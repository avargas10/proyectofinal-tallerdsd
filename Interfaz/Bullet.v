==> flow/design.v <==
`timescale 1ns / 1ps
module Bullet(col,clk,bCen,gunx,bulletx,bullety,finish,reset);
	input [9:0]gunx;
	input col,clk,bCen,finish,reset;
	output reg [9:0] bulletx = 0;
	output reg [9:0] bullety = 480;
	reg flag = 1'b0;
	always@(posedge clk)
		begin
			if(reset)
				begin
					bulletx = 0;
					bullety = 480;
				end
			else if(finish)
				begin
					bulletx = bulletx;
					bullety = bullety;
				end
			else if(col)
				begin
					bulletx = 0;
					bullety = 480;
					flag = 1'b0;
				end
			else if (flag)
				begin
					bullety = bullety-5;
					if (bullety<10) 
						begin
							flag = 1'b0;
						end
				end	
			else if (bCen) 
				begin
					bulletx =gunx;
					bullety = 440;
					flag = 1'b1;
				end
			else 
				begin
					bulletx = 0;
					bullety = 480;
				end
      end 
endmodule
# Reports on Bullet
# The steps from the RTL of Bullet to its reports follow in flow order.
# Lines are those of the file above, counted from 1.
# Cell names lack the library's common part.
setup:
  top_module: "Bullet"
  clock: "clk"
  cell_library: "sky130hd"
  pvt_corner: "tt_025C_1v80"

# Word-level counts
# Source: Yosys, flattened and elaborated, memories not mapped. Widths are those after wreduce. Registers that Yosys merges into a memory's read port (data or address) are not register bits. Print and check cells do not count. Equal cells are merged and count once.
bits:
  in_bits: 15
  word_cells: 19
  reg_bits: 21
op_classes:
  add_sub_neg: 1
  muxes: 9
  logic: 2
  n_eq: 1
  n_reduce_logical: 2
  n_cmp: 1
op_table:
  columns: ["operator", "count"]
  rows:
  - ["two-way mux 10 bit", 5]
  - ["subtractor 10 x 3 -> 10 bit (second input constant)", 1]
  - ["less-than comparator 10 x 4 -> 1 bit (second input constant)", 1]
  - ["two-way mux 7 bit", 1]
  - ["AND reduction 2 bit", 2]
  - ["two-way mux 1 bit", 3]
  - ["NOT 1 bit", 2]
  - ["!= test 2 bit (second input constant)", 1]

# Logic depth
# Depth = most cells in a row (Yosys ltp): at word level without a register or memory, in the mapped netlist without a sequential cell, where the memories' decode and read muxes count.
logic_depth:
  word_depth: 4
  abc_area: 0
  ltp_mapped: 8
  depth_no_buf: 7

# After synthesis
# The flow's flattened synthesis, as Yosys stat reports it; memories are mapped. The netlist is that of the ABC_AREA named above (0 if unset); the other value can give another one.
# The area totals of this step are shown rounded.
synth_totals:
  ff_cells: 21
  stdcells: 144
  seq_area_um2: 430
  buffers: 10
  yosys_area_um2: 1100
by_type:
  columns: ["type", "count", "area_total_um2"]
  rows:
  - ["dfxtp_1", 20, 400.384]
  - ["a21oi_1", 17, 85.082]
  - ["nand3_1", 15, 75.072]
  - ["nor2_1", 17, 63.811]
  - ["nand2_1", 12, 45.043]
  - ["nand2b_1", 6, 37.536]
  - ["edfxtp_1", 1, 30.029]
  - ["nor2b_1", 4, 25.024]
  - ["o21ai_0", 5, 25.024]
  - ["a21o_1", 3, 22.522]
  - ["clkbuf_1", 6, 22.522]
  - ["o21bai_1", 3, 22.522]
  - ["a211o_1", 2, 17.517]
  - ["nand3b_1", 2, 15.014]
  - ["nor3b_1", 2, 15.014]
  - ["o21a_1", 2, 15.014]
  - ["o21ai_1", 3, 15.014]
  - ["ha_1", 1, 12.512]
# Other cell types: 19; their cells: 23.

# Path before layout
# Path of least setup slack by OpenSTA after synthesis, without wires, with an ideal clock, recovery checks aside; 20% of the period is set as input and as output delay. Where synthesis merged equal registers, the netlist keeps one of their names.
synth_path:
  kind: "reg2reg"
  from: "reg bullety[0]"
  to: "reg flag"
  clock_period_ns: 1.78
  stages: 9
  n_path_buf: 1
  setup_time_ns: 0.266
  delay_ns: 1.934
  arrival_time_ns: 1.668
  slack_ns: -0.154
  required_ns: 1.514
  t_first_pin_ns: 0.000
  synth_period_reached_ns: 1.934
# "delay_ns" is the arrival time less input delay plus setup time.
# "stages" counts driving pins, that of a launching flip-flop among them; a cell with two outputs on the path counts twice.
# "synth_period_reached_ns" = period - worst setup slack (recovery checks aside). The figure is calculated, with input and output delays left at 20% of the set period.
# Between the ends stands the longest chain of elaborated cells between them, by number of cells; it is not shown to be the way that was timed. Of several equally long chains one is given.
# A line is the first line of the expression or statement that the cell stems from. Yosys adds cells for indexed reads and writes and turns some case tables into memories.
# At most two assigning lines are given for a register; there are more.
synth_between:
  path_cell_list: "dfxtp_1 > inv_1 > ha_1 > nor2b_1 > clkbuf_1 > nand4b_1 > o31a_1 > a32oi_1 > a21oi_1"
  elab_chain_len: 4
  cells_between: 4
  cone_lines: 3
  classes_between: "1 x add/sub; 1 x compare; 2 x mux"
synth_rtl:
  columns: ["element", "line_no", "source"]
  rows:
  - ["from (decl)", 6, "output reg [9:0] bullety = 480;"]
  - ["from (assign)", 18, "bullety = bullety;"]
  - ["from (assign)", 28, "bullety = bullety-5;"]
  - ["subtractor 10 x 3 -> 10 bit", 28, null]
  - ["less-than comparator 10 x 4 -> 1 bit", 29, "if (bullety<10)"]
  - ["two-way mux 1 bit", 29, null]
  - ["two-way mux 1 bit", 26, "else if (flag)"]
  - ["to (assign)", 24, "flag = 1'b0;"]
  - ["to (assign)", 31, "flag = 1'b0;"]
  - ["to (decl)", 7, "reg flag = 1'b0;"]

# Worst path after layout
# From the final timing report of flow run B: the path of least setup slack in the routed layout; clock arrival at registers is part of the times.
layout_path:
  kind: "reg2reg"
  from: "reg bullety[3]"
  to: "reg flag"
  t_first_pin_ns: 0.30
  clock_period_ns: 1.37
  arrival_time_ns: 1.84
  n_path_buf: 0
  stages: 6
  required_ns: 1.44
  setup_time_ns: 0.23
  slack_ns: -0.40
# Between the ends stands the longest chain of elaborated cells between them, by number of cells; it is not shown to be the way that was timed. Of several equally long chains one is given.
# At most two assigning lines are given for a register; there are more.
layout_between:
  path_cell_list: "dfxtp_2 > or4_4 > nor2_4 > nand2_1 > a221oi_1 > a21oi_1"
  elab_chain_len: 4
  cells_between: 4
  cone_lines: 3
  classes_between: "1 x add/sub; 1 x compare; 2 x mux"
layout_rtl:
  columns: ["element", "line_no", "source"]
  rows:
  - ["from (decl)", 6, "output reg [9:0] bullety = 480;"]
  - ["from (assign)", 18, "bullety = bullety;"]
  - ["from (assign)", 28, "bullety = bullety-5;"]
  - ["subtractor 10 x 3 -> 10 bit", 28, null]
  - ["less-than comparator 10 x 4 -> 1 bit", 29, "if (bullety<10)"]
  - ["two-way mux 1 bit", 29, null]
  - ["two-way mux 1 bit", 26, "else if (flag)"]
  - ["to (assign)", 24, "flag = 1'b0;"]
  - ["to (assign)", 31, "flag = 1'b0;"]
  - ["to (decl)", 7, "reg flag = 1'b0;"]

# Design Bullet on sky130hd. What follows are 2 stored runs of the flow, each under its own settings; their order means nothing. The constraints put input and output delay at 20% of the set period each and load the outputs with 0.01 pF.
# "achievedPeriod_ns" = clock period - worst setup slack. The figure is calculated, with input and output delays left at 20% of the set period.
# By "critical_path_time_ns" is meant the share of the clock period that the worst setup path is allowed (20% is reserved at inputs, 20% at outputs), minus its slack. Clock arrival times at its registers enter into it.
# By "fin_power_uw" is meant OpenSTA's value without simulated activity: inputs other than the clock are taken to toggle once in ten clock periods, and the tool carries that through the logic.
# The measured numbers are rounded.
runs:
  - name: "flow run A"
    settings:
      period_ns: 1.8
      CORE_UTILIZATION: 65
      PLACE_DENSITY_LB_ADDON: 0.2
      CORE_MARGIN: 4
      CELL_PAD_IN_SITES_GLOBAL_PLACEMENT: 1
      TNS_END_PERCENT: 55
      ABC_AREA: 0
      CAP_MARGIN: 20
      SLEW_MARGIN: 20
    outcome: "did not finish, placement stopped with FLW-0024"
  - name: "flow run B"
    settings:
      period_ns: 1.37
      CAP_MARGIN: 20
      CORE_MARGIN: 2
      CORE_UTILIZATION: 40
      SLEW_MARGIN: 20
    results:
      yosys.chip_area_um2: 1100
      die_area_um2: 3200
      finish.stdcell_area_um2: 1800
      finish.utilization_pct: 69
      timing.setup.ws_ns: -0.40
      setupTns_ns: -1.2
      ws_hold_ns: 0.46
      fin_power_uw: 1200
      achievedPeriod_ns: 1.774
      critical_path_time_ns: 1.77
      worst_setup_path_type: "reg2reg"
