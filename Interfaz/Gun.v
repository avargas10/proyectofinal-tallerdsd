==> flow/design.v <==
`timescale 1ns / 1ps
`timescale 1ns / 1ps
module Gun(
		clk,
		bDer,
		bIzq,
		gunx
    );
input wire bDer,bIzq,clk;
output reg [9:0] gunx = 310;
always@(posedge clk)
		begin
			if (gunx>620)
				begin
					gunx=620;
				end
			else if (gunx<20)
				begin
					gunx = 20;
				end
			else if (bDer) 
				begin
					gunx = gunx + 15;
				end
			else if (bIzq) 
				begin
					gunx = gunx - 15;
				end
			else 
				gunx=gunx;          
      end 
endmodule
=== From RTL to reports: Gun ===
The steps from the RTL of Gun to its reports follow in flow order.
Lines are those of the file above, counted from 1.
Cell names lack the library's common part.
Not given: --

* Top: Gun
* Clock port: clk
* Library: sky130hd
* Corner: tt_025C_1v80

=== After elaboration ===
Yosys after proc, flatten, opt, wreduce and memory -nomap, before mapping. Memory bits, and registers merged into a memory's read port (data or address), are not among the register bits. Print and check cells are not counted. Equal cells are merged and count once.

* Reductions and logical operators: 3
* Eq/ne operators: 0
* Muxes and demuxes: 3
* Bitwise logic cells: 0
* $lt $le $gt $ge: 2
* Divide/modulo/power cells: 0
* $add $sub $neg: 2
* Shifts and indexed selects: 0
* Multipliers: 0

{| class="wikitable"
|+ Operators with widths
! kind !! count
|-
| 10-bit 2-to-1 mux || 3
|-
| 10-bit > comparator with constant B || 1
|-
| 10-bit by 4-bit adder with 10-bit output with constant B || 1
|-
| 10-bit by 4-bit subtractor with 10-bit output with constant B || 1
|-
| 10-bit by 5-bit < comparator with 1-bit output with constant B || 1
|-
| 3-bit nonzero test || 1
|-
| 2-bit nonzero test || 1
|-
| 2-bit OR reduction || 1
|}

* Clocked read ports x word width: 0
* Latch bits: 0
* Bits in writable memories: 0
* Memory cells: 0
* Input bits: 3
* Output and inout port bits: 10
* Register bits: 10
* Memory bits (read-only): 0

=== Longest topological paths ===
Longest topological path by Yosys (ltp), each cell counted once; first at word level (registers and memories cut), then after technology mapping (sequential cells cut; the memories' decode and read muxes count).

* Depth in word-level cells: 4
* ABC_AREA: 0
* Mapped depth: 7
* Depth with buffers taken out: 7

=== Netlist ===
Source: synth_stat.txt of the flow (Yosys; design flattened, memories mapped). It holds for the ABC_AREA given above (unset counts as 0); a run with the other value may have another netlist.

* Flip-flop cells: 10
* Mapped area: 0.000797 mm2
* Area of sequential cells: 0.0002002 mm2
* Cell count: 96

{| class="wikitable"
|+ Cell types
! cell !! count !! area in all (um2)
|-
| dfxtp_1 || 10 || 200.192
|-
| ha_1 || 8 || 100.096
|-
| a21oi_1 || 10 || 50.048
|-
| xnor2_1 || 5 || 43.792
|-
| nand2_1 || 10 || 37.536
|-
| a21o_1 || 4 || 30.029
|-
| nand3_1 || 6 || 30.029
|-
| a221o_1 || 2 || 20.019
|-
| fa_1 || 1 || 20.019
|-
| mux2i_1 || 2 || 20.019
|-
| o21ai_0 || 4 || 20.019
|-
| nor2_1 || 5 || 18.768
|-
| or3_1 || 3 || 18.768
|-
| a2111oi_2 || 1 || 15.014
|-
| nor3_1 || 3 || 15.014
|-
| o211ai_1 || 2 || 15.014
|-
| o21a_1 || 2 || 15.014
|-
| nand4_1 || 2 || 12.512
|}

Other cell types: 14; their cells: 16.

=== Path before layout ===
Source: OpenSTA report_checks on the synthesized netlist (no wires, ideal clock, input and output delay 20% of the period each), path of least setup slack; recovery checks are left aside. Register names are those of the netlist, which keeps one name where synthesis merged equal registers.

* Kind: in2reg
* From: input bDer
* To: register gunx[8]
* Period: 2,480 ps
* Data arrival time: 1,941 ps
* Stages on the path: 6
* Library setup time: 124 ps
* External input delay: 496 ps
* Slack: 415 ps
* Time at the first pin: 496 ps
* Path delay: 1,569 ps
* Synthesis period reached: 2,065 ps

"path delay" = arrival - input delay + setup time.
"stages on the path": output pins that drive a net of the path, with the launching flip-flop's if there is one; two outputs of one cell count as two.
"synthesis period reached" = period - worst setup slack (recovery checks aside). The figure is calculated, with input and output delays left at 20% of the set period.
The rows between start and end are the longest chain of elaborated cells between them; the timing report does not say that the signal goes this way. Where chains are equally long, one stands for them.
Each line given opens the expression or statement behind the cell; cells for indexed reads and writes are added by Yosys, which also makes memories of some case tables.
At most two assigning lines are given for a register; there are more.

* Cells stage by stage: fa_1 -> a21o_1 -> a211o_1 -> a2111oi_2 -> or4_1 -> nand3_1
* Length of the longest elaborated chain: 1
* Elaborated cells on any way between the ends: 2
* RTL lines with such cells: 1
* Classes of those cells: 1 x mux; 1 x reduce/logical

{| class="wikitable"
|+ Ends and longest elaborated chain, post-synthesis
! what !! RTL line !! text
|-
| start: declaration || 9 || <nowiki>input wire bDer,bIzq,clk;</nowiki>
|-
| 10-bit 2-to-1 mux || 21 || <nowiki>else if (bDer)</nowiki>
|-
| end: assignment || 23 || <nowiki>gunx = gunx + 15;</nowiki>
|-
| end: assignment || 27 || <nowiki>gunx = gunx - 15;</nowiki>
|-
| end: declaration || 10 || <nowiki>output reg [9:0] gunx = 310;</nowiki>
|}

FLOW RESULTS
============

Settings of 2 stored flow runs for module Gun (sky130hd), not sorted in any way. The constraints put input and output delay at 20% of the set period each and load the outputs with 0.01 pF.

=== Entry A ===
{| class="wikitable"
! Setting !! Value
|-
| period_ns || 2.0
|-
| CORE_UTILIZATION || 68
|-
| CAP_MARGIN || 20
|-
| CORE_MARGIN || 2
|-
| SLEW_MARGIN || 20
|}
Incomplete, placement halted on DPL-0033.

=== Entry B ===
{| class="wikitable"
! Setting !! Value
|-
| period_ns || 1.31
|-
| CORE_UTILIZATION || 58
|-
| SETUP_SLACK_MARGIN || 0.08
|-
| PLACE_DENSITY_LB_ADDON || 0.26
|-
| CORE_ASPECT_RATIO || 1.34
|-
| CORE_MARGIN || 8
|-
| CELL_PAD_IN_SITES_GLOBAL_PLACEMENT || 1
|-
| GPL_TIMING_DRIVEN || 1
|-
| CTS_CLUSTER_SIZE || 61
|-
| CTS_CLUSTER_DIAMETER || 288
|-
| SLEW_MARGIN || 30
|-
| CAP_MARGIN || 20
|}
Incomplete, placement halted on FLW-0024.
