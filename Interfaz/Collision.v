==> flow/design.v <==
`timescale 1ns / 1ps
module Collision(clk, bulletx, bullety, airplanex,col);
	input [9:0]bulletx, bullety, airplanex;
	input clk;
	output reg col;
	always@(posedge clk)
		begin
			if(bulletx>=airplanex & bulletx<=(airplanex+30))
				begin
					if(((60-bullety)>=0 & (60-bullety)<=10)||
						((bullety-60)>=0 & (bullety-60)<=10))
						begin
							col = 1'b1;
						end
				end
			else
				begin
					col = 1'b0;
				end
      end 
endmodule
Step by step through the tools: Collision
The steps from the RTL of Collision to its reports follow in flow order.
Line numbers count from 1 in the design file above.
Operators: Yosys type, input widths -> output width; for muxes data width and select width s.
Library cell names are shortened.
Not given: --
- design top: Collision
- clock port: clk
- library: sky130hd
- library corner: tt_025C_1v80

Elaborated design
Counts by Yosys on the flattened word-level netlist (proc, flatten, opt, wreduce; memories kept). Register bits leave out memories and registers merged into their read ports (data or address); mux counts leave out enables and synchronous resets folded into registers. Print and check cells are left out. Cells with the same type and inputs are merged into one.
- register bits after elaboration at 1
- output and inout bits at 1
- input port bits: 31
- word-level cells at 14
- noted order comparisons: 6
- add/subtract/negate cells: 3
- reduce/logical cells at 1
- bitwise logic cells at 3
- operators by type and width (cell ; number):
    $ge 32x1->1 const B ; 2
    $le 32x4->1 const B ; 2
    $le 10x11->1 ; 1
    $add 10x5->11 const B ; 1
    $sub 10x6->11 const B ; 1
    $sub 6x10->11 const A ; 1
    $ge 10x10->1 ; 1
    $and 1x1->1 ; 3
    $logic_or 1x1->1 ; 1

Depth
Depth = most cells in a row (Yosys ltp): at word level without a register or memory, in the mapped netlist without a sequential cell, where the memories' decode and read muxes count.
- depth in word-level cells at 4
- ABC_AREA: 0
- noted depth in mapped cells: 11
- noted gate-level depth less buffers: 11

Mapped cells and area
The flow's flattened synthesis, as Yosys stat reports it; memories are mapped. The netlist is that of the ABC_AREA named above (0 if unset); the other value can give another one.
- noted area of sequential cells: 20.0 um^2
- noted mapped flip-flops: 1
- buffer cells at 1
- noted cells in the netlist: 103
- mapped area at 785.8 um^2
- cells by type (cell ; number ; area in all (um^2)):
    ha_1 ; 22 ; 275.264
    xnor2_1 ; 7 ; 61.309
    inv_1 ; 14 ; 52.55
    a21oi_1 ; 10 ; 50.048
    nand2_1 ; 7 ; 26.275
    nand2b_1 ; 4 ; 25.024
    nand4_1 ; 4 ; 25.024
    o21ai_0 ; 5 ; 25.024
    a21o_1 ; 3 ; 22.522
    dfxtp_1 ; 1 ; 20.019
    nand4b_1 ; 2 ; 17.517
    o41ai_2 ; 1 ; 16.266
    a221oi_2 ; 1 ; 15.014
    nor2_1 ; 4 ; 15.014
    nor3_1 ; 2 ; 10.01
    or4b_1 ; 1 ; 10.01
    a211o_1 ; 1 ; 8.758
    a22o_1 ; 1 ; 8.758
Not listed: further types 13, cells in them 13.

Worst setup path after synthesis
Path of least setup slack by OpenSTA after synthesis, without wires, with an ideal clock, recovery checks aside; 20% of the period is set as input and as output delay. Where synthesis merged equal registers, the netlist keeps one of their names.
- path kind: input port to flip-flop
- from: in airplanex[1]
- to: reg col
- noted required time: 2.384 ns
- noted data arrival time: 2.339 ns
- noted external input delay: 0.494 ns
- noted clock period: 2.47 ns
- path delay: 1.931 ns
- stages on the path: 11
- buffers on the path at 0
- time at the first pin: 0.494 ns
- path slack: 0.044 ns
- setup time: 0.086 ns
- synthesis period reached at 2.426 ns
"path delay" is the arrival time less input delay plus setup time.
"stages on the path": output pins that drive a net of the path, with the launching flip-flop's if there is one; two outputs of one cell count as two.
"synthesis period reached" is the clock period less the worst setup slack; recovery checks do not enter. This is arithmetic on one report: input and output delays are still those of the set period (20% each).
Between the ends stands the longest chain of elaborated cells between them, by number of cells; it is not shown to be the way that was timed. Of several equally long chains one is given.
Each line given opens the expression or statement behind the cell; cells for indexed reads and writes are added by Yosys, which also makes memories of some case tables.
- path through: inv_1 > ha_1 > a21oi_1 > nand4_1 > xnor2_1 > ha_1 > or4_1 > a21oi_1 > o221ai_1 > nor3b_1 > a221oi_2
- cells in the longest elaborated chain: 3
- noted elaborated cells on any way between the ends: 4
- RTL lines with such cells at 1
- those cells by class: 1 x add/sub; 2 x compare; 1 x logic
- ends and longest elaborated chain, after synthesis (item ; RTL line ; RTL):
    start, declared ; 3 ; input [9:0]bulletx, bullety, airplanex;
    $add 10x5->11 ; 8 ; if(bulletx>=airplanex & bulletx<=(airplanex+30))
    $le 10x11->1 ; 8 ;
    $and 1x1->1 ; 8 ;
    end, assigned ; 13 ; col = 1'b1;
    end, assigned ; 18 ; col = 1'b0;
    end, declared ; 5 ; output reg col;

Timing after layout
Path of least setup slack in the final report of run 2 (OpenROAD, finished layout, wires in). Where an end is a register, its clock arrival counts in the times.
- path kind: input port to flip-flop
- from: in airplanex[1]
- to: reg col
- stages on the path: 11
- noted required time: 2.29 ns
- setup time: 0.09 ns
- time at the first pin: 0.48 ns
- noted data arrival time: 2.51 ns
- path slack: -0.22 ns
- noted clock period: 2.38 ns
- buffers on the path at 2
- noted external input delay: 0.48 ns
Between the ends stands the longest chain of elaborated cells between them, by number of cells; it is not shown to be the way that was timed. Of several equally long chains one is given.
- path through: buf_6 > buf_6 > nor3_4 > a21o_1 > xnor2_1 > ha_1 > nand4_1 > or4b_4 > o41ai_4 > nor3b_2 > a221oi_2
- cells in the longest elaborated chain: 3
- noted elaborated cells on any way between the ends: 4
- RTL lines with such cells at 1
- those cells by class: 1 x add/sub; 2 x compare; 1 x logic
- ends and longest elaborated chain, post-layout (item ; RTL line ; RTL):
    start, declared ; 3 ; input [9:0]bulletx, bullety, airplanex;
    $add 10x5->11 ; 8 ; if(bulletx>=airplanex & bulletx<=(airplanex+30))
    $le 10x11->1 ; 8 ;
    $and 1x1->1 ; 8 ;
    end, assigned ; 13 ; col = 1'b1;
    end, assigned ; 18 ; col = 1'b0;
    end, declared ; 5 ; output reg col;

# Flow runs of Collision

Below are 2 stored runs of the flow (Yosys, OpenROAD; platform sky130hd) on Collision, each with its settings and what was measured, unordered. Constraints: input delay and output delay 20% of the set period each, output load 0.01 pF.
"reached clock period" is the run's clock period less its worst setup slack. It is reckoned from that one timing run; input and output delays stay at 20% of the period that was set.
By "time used up by the worst setup path" is meant the share of the clock period that the worst setup path is allowed (20% is reserved at inputs, 20% at outputs), minus its slack. Clock arrival times at its registers enter into it.

Run 1
Settings were period_ns = 4.0; CORE_UTILIZATION = 65; PLACE_DENSITY = 0.89; CORE_ASPECT_RATIO = 0.98; CORE_MARGIN = 8; CELL_PAD_IN_SITES_DETAIL_PLACEMENT = 1; TNS_END_PERCENT = 30; CTS_CLUSTER_DIAMETER = 369; CAP_MARGIN = 10; SLEW_MARGIN = 35
- no results, placement failed with GPL-0301

Run 2
Settings were period_ns = 2.38; CAP_MARGIN = 20; CORE_MARGIN = 2; CORE_UTILIZATION = 40; SLEW_MARGIN = 20
- noted the netlist area reported by Yosys: 785.8 um^2
- die footprint: 2334.8 um^2
- standard-cell area of the final layout at 1358.8 um^2
- noted the setup slack of the worst path: -0.217 ns
- setup TNS: -0.217 ns
- smallest hold slack at 0.562 ns
- noted the reached clock period: 2.597 ns
- noted the time used up by the worst setup path: 2.12 ns
- worst setup path type: input port to flip-flop
